==> flow/design.v <==
`timescale 1ns / 1ps
module SDI_Delay_NB6L295(
    input [10:0]        In_1, In_2, In_3, In_4, In_5, In_6, In_7, In_8,   
    input               Clk,
    input               Reset,
    output reg          [7:0] EN,  
    output reg          SDIN,  
    output reg          SLOAD,  
    output              SCLK  
    );
    reg                 start_clk;
    assign SCLK = start_clk & (!Clk);
    reg [21:0]          In_1_reg, In_2_reg, In_3_reg, In_4_reg, In_5_reg, In_6_reg, In_7_reg, In_8_reg;  
    reg [7:0]           select;  
    parameter           DATA_SHIFT_WIDTH = 11;  
    reg [4:0]           clk_cnt;
    reg [DATA_SHIFT_WIDTH-1:0]  Data_reg;   
    reg                  start;  
    reg                  dataSent;  
    parameter            dly = 1;  
    reg                  delayReady;
    always @ (posedge Clk)
    begin   
        if (select == 'd0)     delayReady <= #dly 'b1;
        else                   delayReady <= #dly 'b0;   
    end
    always @ (posedge Clk)
        begin
            if (Reset)
                begin
                    In_1_reg         <= #dly 'd0;
                    In_2_reg         <= #dly 'd0;
                    In_3_reg         <= #dly 'd0;
                    In_4_reg         <= #dly 'd0;
                    In_5_reg         <= #dly 'd0;
                    In_6_reg         <= #dly 'd0;
                    In_7_reg         <= #dly 'd0;
                    In_8_reg         <= #dly 'd0; 
                    Data_reg         <= #dly 'd0;
                    select           <= #dly 'd0;
                    start            <= #dly 1'b0;;                 
                end
            else
                begin
                     if (~start & delayReady)
                        begin  
                                select[7]    <= #dly In_1_reg != In_1;
                                select[6]    <= #dly In_2_reg != In_2;  
                                select[5]    <= #dly In_3_reg != In_3;
                                select[4]    <= #dly In_4_reg != In_4;
                                select[3]    <= #dly In_5_reg != In_5;
                                select[2]    <= #dly In_6_reg != In_6;
                                select[1]    <= #dly In_7_reg != In_7;
                                select[0]    <= #dly In_8_reg != In_8;
                          end
                      else
                         begin
                            if (clk_cnt == 4'd12 & ~start_clk)  
                                    start                 <= #dly 1'b0;
                                else
                                    start                 <= #dly 1'b1;
                          end                    
                        casex (select)
                            8'b1???????: 
                               begin 
                                 if (~dataSent)
                                   begin
                                        In_1_reg            <= #dly In_1;
                                        Data_reg            <= #dly In_1;
                                        EN                  <= #dly 8'b01111111;
                                        start               <= #dly 1'b1;
                                        end
                                   else 
                                     begin
                                        start               <= #dly 1'b0;
                                        select[7]           <= #dly 1'b0;
                                     end
                                end
                            8'b01??????: 
                                begin 
                                 if (~dataSent)
                                   begin
                                        In_2_reg             <= #dly In_2;
                                        Data_reg             <= #dly In_2;
                                        EN                   <= #dly 8'b10111111;
                                        start                <= #dly 1'b1;
                                    end
                                  else 
                                    begin
                                        select[6]            <= #dly 1'b0;
                                        start                <= #dly 1'b0;
                                    end
                                end
                            8'b001?????: 
                                begin 
                                if (~dataSent)
                                   begin
                                       In_3_reg              <= #dly In_3;
                                       Data_reg              <= #dly In_3;
                                       EN                    <= #dly 8'b11011111;
                                       start                 <= #dly 1'b1;                                      
                                   end
                                 else 
                                        begin
                                           select[5]         <= #dly 1'b0;
                                           start             <= #dly 1'b0;
                                         end
                                end
                            8'b0001????: 
                                begin 
                                if (~dataSent)
                                   begin
                                       In_4_reg              <= #dly In_4;
                                       Data_reg              <= #dly In_4;
                                       EN                    <= #dly 8'b11101111;
                                       start                 <= #dly 1'b1;
                                   end
                                 else 
                                        begin
                                           select[4]         <= #dly 1'b0;
                                           start             <= #dly 1'b0;
                                         end
                                end
                            8'b00001???: 
                                begin 
                                if (~dataSent)
                                    begin
                                       In_5_reg              <= #dly In_5;
                                       Data_reg              <= #dly In_5;
                                       EN                    <= #dly 8'b11110111;
                                       start                 <= #dly 1'b1;
                                    end
                                 else 
                                        begin
                                           select[3]         <= #dly 1'b0;
                                           start             <= #dly 1'b0;
                                         end
                                end
                            8'b000001??: 
                                begin
                                if (~dataSent)
                                    begin 
                                       In_6_reg              <= #dly In_6;
                                       Data_reg              <= #dly In_6;
                                       EN                    <= #dly 8'b11111011;
                                       start                 <= #dly 1'b1;
                                    end
                                 else 
                                        begin
                                           select[2]         <= #dly 1'b0;
                                           start             <= #dly 1'b0;
                                         end
                                end
                            8'b0000001?: 
                                begin 
                                 if (~dataSent)
                                    begin
                                       In_7_reg              <= #dly In_7;
                                       Data_reg              <= #dly In_7;
                                       EN                    <= #dly 8'b11111101;
                                       start                 <= #dly 1'b1;
                                    end
                                  else 
                                        begin
                                           select[1]         <= #dly 1'b0;
                                           start             <= #dly 1'b0;
                                         end
                                end
                            8'b00000001: 
                                begin 
                                 if (~dataSent)
                                    begin
                                       In_8_reg              <= #dly In_8;
                                       Data_reg              <= #dly In_8;
                                       EN                    <= #dly 8'b11111110;
                                       start                 <= #dly 1'b1;
                                    end
                                   else 
                                        begin
                                           select[0]         <= #dly 1'b0;
                                           start             <= #dly 1'b0;
                                         end
                                end
                            default: 
                                begin
                                    EN                       <= #dly 8'b11111111;
                                    start                    <= #dly 1'b0;
                                end
                        endcase
                    end 
          end        
        parameter RESET		= 3'd0;
        parameter IDLE      = 3'd1;
        parameter LOAD      = 3'd2;
        parameter SHIFT     = 3'd3;
        parameter END       = 3'd4;    
        reg [2:0] STATE;  
        reg [DATA_SHIFT_WIDTH-1:0]	tmp;
        always @ (posedge Clk)
        begin
            if (Reset)
                begin
                    STATE         <= #dly RESET;
                    tmp           <= #dly 'd0;
                    dataSent      <= #dly 1'b0;
                    start_clk     <= #dly 1'b0;
                    SLOAD         <= #dly 1'b0;  
                    clk_cnt       <= #dly 1'b0; 
                end
            else
                begin
                    case (STATE)
                        RESET:
                            begin
                                if (Reset)
                                    STATE    <= #dly RESET;
                                else
                                    STATE    <= #dly IDLE;
                            end  
                        IDLE:
                           begin
                                SDIN         <= #dly 1'b0;
                                clk_cnt      <= #dly 5'd0;
                                dataSent     <= #dly 1'b0;
                                SLOAD        <= #dly 1'b0;
                                if (start & ~dataSent)
                                    STATE    <= #dly LOAD;
                                else
                                    STATE    <= #dly IDLE;
                            end  
                        LOAD:
                            begin
                                tmp          <= #dly Data_reg;
                                STATE        <= #dly SHIFT;
                            end  
                        SHIFT:
                            begin
                                if (clk_cnt < 4'd12)  
                                    begin
                                        start_clk       <= #dly 1'b1;
                                        clk_cnt         <= #dly clk_cnt +1;                                       
                                        tmp             <= #dly {tmp[DATA_SHIFT_WIDTH-2:0], 1'b0}; 
                                        SDIN            <= #dly tmp[DATA_SHIFT_WIDTH-1];
                                    end    
                                else
                                     begin
                                         SLOAD          <= #dly 1'b1;
                                         clk_cnt		   <= #dly clk_cnt;
                                         start_clk      <= #dly 1'b0;
                                         STATE          <= #dly END;
                                         SDIN           <= #dly 1'b0;
                                     end
                              end  
                        END:
                            begin
                                SLOAD            <= #dly 1'b0;
                                start_clk        <= #dly 1'b0;
                                dataSent         <= #dly 1'b1;
                                clk_cnt		     <= #dly clk_cnt;
                                SDIN             <= #dly 1'b0;   
                                STATE            <= #dly IDLE;
                            end  
                        default:
                            STATE    <= #dly RESET;
                    endcase
                end    
        end     
endmodule
Tool chain data of SDI_Delay_NB6L295
The steps from the RTL of SDI_Delay_NB6L295 to its reports follow in flow order.
Lines are those of the file above, counted from 1.
Operators: Yosys type, input widths -> output width; for muxes data width and select width s.
Library cell names are shortened.
A cell with - has no value.
- design top: SDI_Delay_NB6L295
- clock input: Clk
- library: sky130hd
- library corner: tt_025C_1v80

After elaboration
Yosys after proc, flatten, opt, wreduce and memory -nomap, before mapping. Memory bits, and registers merged into a memory's read port (data or address), are not among the register bits. Print and check cells are not counted.
- noted $add $sub $neg: 1
- noted order comparisons: 1
- equality and inequality tests at 29
- multiplexer cells: 58
- bitwise gates (word level): 7
- reductions and logical operators at 27
- operators with widths (kind ; number):
    $mux 11 ; 9
    $ne 11x11->1 ; 8
    $pmux 11 s8 ; 1
    $pmux 8 s8 ; 1
    $mux 8 ; 8
    $mux 1 ; 29
    $reduce_and 2->1 ; 12
    $pmux 11 s2 ; 1
    $ne 2x2->1 const B ; 10
    $reduce_and 9->1 ; 2
    $pmux 3 s4 ; 1
    $reduce_bool 2->1 ; 5
    $pmux 5 s2 ; 1
    $eq 8x1->1 const B ; 1
    $logic_not 8->1 ; 1
    $reduce_bool 8->1 ; 1
    $reduce_or 8->1 ; 1
    $pmux 1 s2 ; 4
    $eq 7x1->1 const B ; 1
    $reduce_or 2->1 ; 3
    $eq 3x1->1 const B ; 2
    $eq 3x2->1 const B ; 2
    $eq 6x1->1 const B ; 1
    $add 5x1->5 const B ; 1
    $eq 5x1->1 const B ; 1
    $lt 5x4->1 const B ; 1
    $mux 5 ; 1
    $not 1->1 ; 4
Other operator kinds: 8; their cells: 10.
- bits in registers at 140
- input bits: 90
- noted output and inout port bits: 11
- word-level cells: 150

Depth
Depth = most cells in a row (Yosys ltp): at word level without a register or memory, in the mapped netlist without a sequential cell, where the memories' decode and read muxes count.
- noted depth after elaboration: 5
- noted ABC_AREA: 0
- noted mapped depth: 9
- gate-level depth less buffers at 6

Synthesis result
The flow's flattened synthesis, as Yosys stat reports it; memories are mapped. The netlist is that of the ABC_AREA named above (0 if unset); the other value can give another one.
Totals and module areas in this step are rounded.
- noted cells in the netlist: 771
- cell area after synthesis at 0.00684 mm^2
- noted sequential area: 0.00293 mm^2
- noted flip-flops: 142
- buffers at 51
- cells by type (cell type ; number ; total area (um^2)):
    dfxtp_1 ; 133 ; 2.66E+03
    mux2i_1 ; 77 ; 770.739
    xnor2_1 ; 88 ; 770.739
    nor2_1 ; 122 ; 457.939
    nand2_1 ; 81 ; 304.042
    edfxtp_1 ; 9 ; 270.259
    a21oi_1 ; 38 ; 190.182
    nand4_1 ; 25 ; 156.4
    clkbuf_1 ; 34 ; 127.622
    a211oi_1 ; 16 ; 120.115
    nor3_1 ; 17 ; 85.082
    a221oi_1 ; 8 ; 70.067
    o21ai_0 ; 13 ; 65.062
    o221ai_1 ; 7 ; 61.309
    a32oi_1 ; 6 ; 52.55
    nand3_1 ; 10 ; 50.048
    buf_2 ; 9 ; 45.043
    o41ai_1 ; 5 ; 43.792
Other cell types: 31; their cells: 73.

Add stored flow runs of SDI_Delay_NB6L295

Flow measurements of SDI_Delay_NB6L295 on sky130hd: 2 stored runs with different settings, listed in no order. Input and output delays are each 20% of the period that was set; the output load is 0.01 pF.
"power consumption" rests on the timing tool's default activity at the inputs, not on a simulated workload.
The measured numbers are rounded.

Flow run 1
Settings were period_ns = 2.3; CORE_UTILIZATION = 21; PLACE_DENSITY_LB_ADDON = 0.18; HOLD_SLACK_MARGIN = -0.06; CORE_MARGIN = 7; CELL_PAD_IN_SITES_GLOBAL_PLACEMENT = 1; ABC_AREA = 0; GPL_TIMING_DRIVEN = 0; CTS_CLUSTER_DIAMETER = 114; CAP_MARGIN = 25; MIN_ROUTING_LAYER = met1; MAX_ROUTING_LAYER = met5; SLEW_MARGIN = 20
- area of the synthesized netlist: 0.00684 mm^2
- noted the area inside the die boundary: 0.0378 mm^2
- standard-cell area after layout: 0.00908 mm^2
- post-route utilization: 28.6 %
- worst setup slack after layout: 0.078 ns
- noted the setup TNS: 0.000 ns
- power consumption: 9700 uW

Flow run 2
Settings were period_ns = 3.79; CORE_UTILIZATION = 65; PLACE_DENSITY = 0.85; CELL_PAD_IN_SITES_GLOBAL_PLACEMENT = 2; TNS_END_PERCENT = 85; GPL_TIMING_DRIVEN = 0; GPL_ROUTABILITY_DRIVEN = 0; MIN_ROUTING_LAYER = met2; CAP_MARGIN = 20; CORE_MARGIN = 2; SLEW_MARGIN = 20
- no final report: placement broke off with GPL-0301
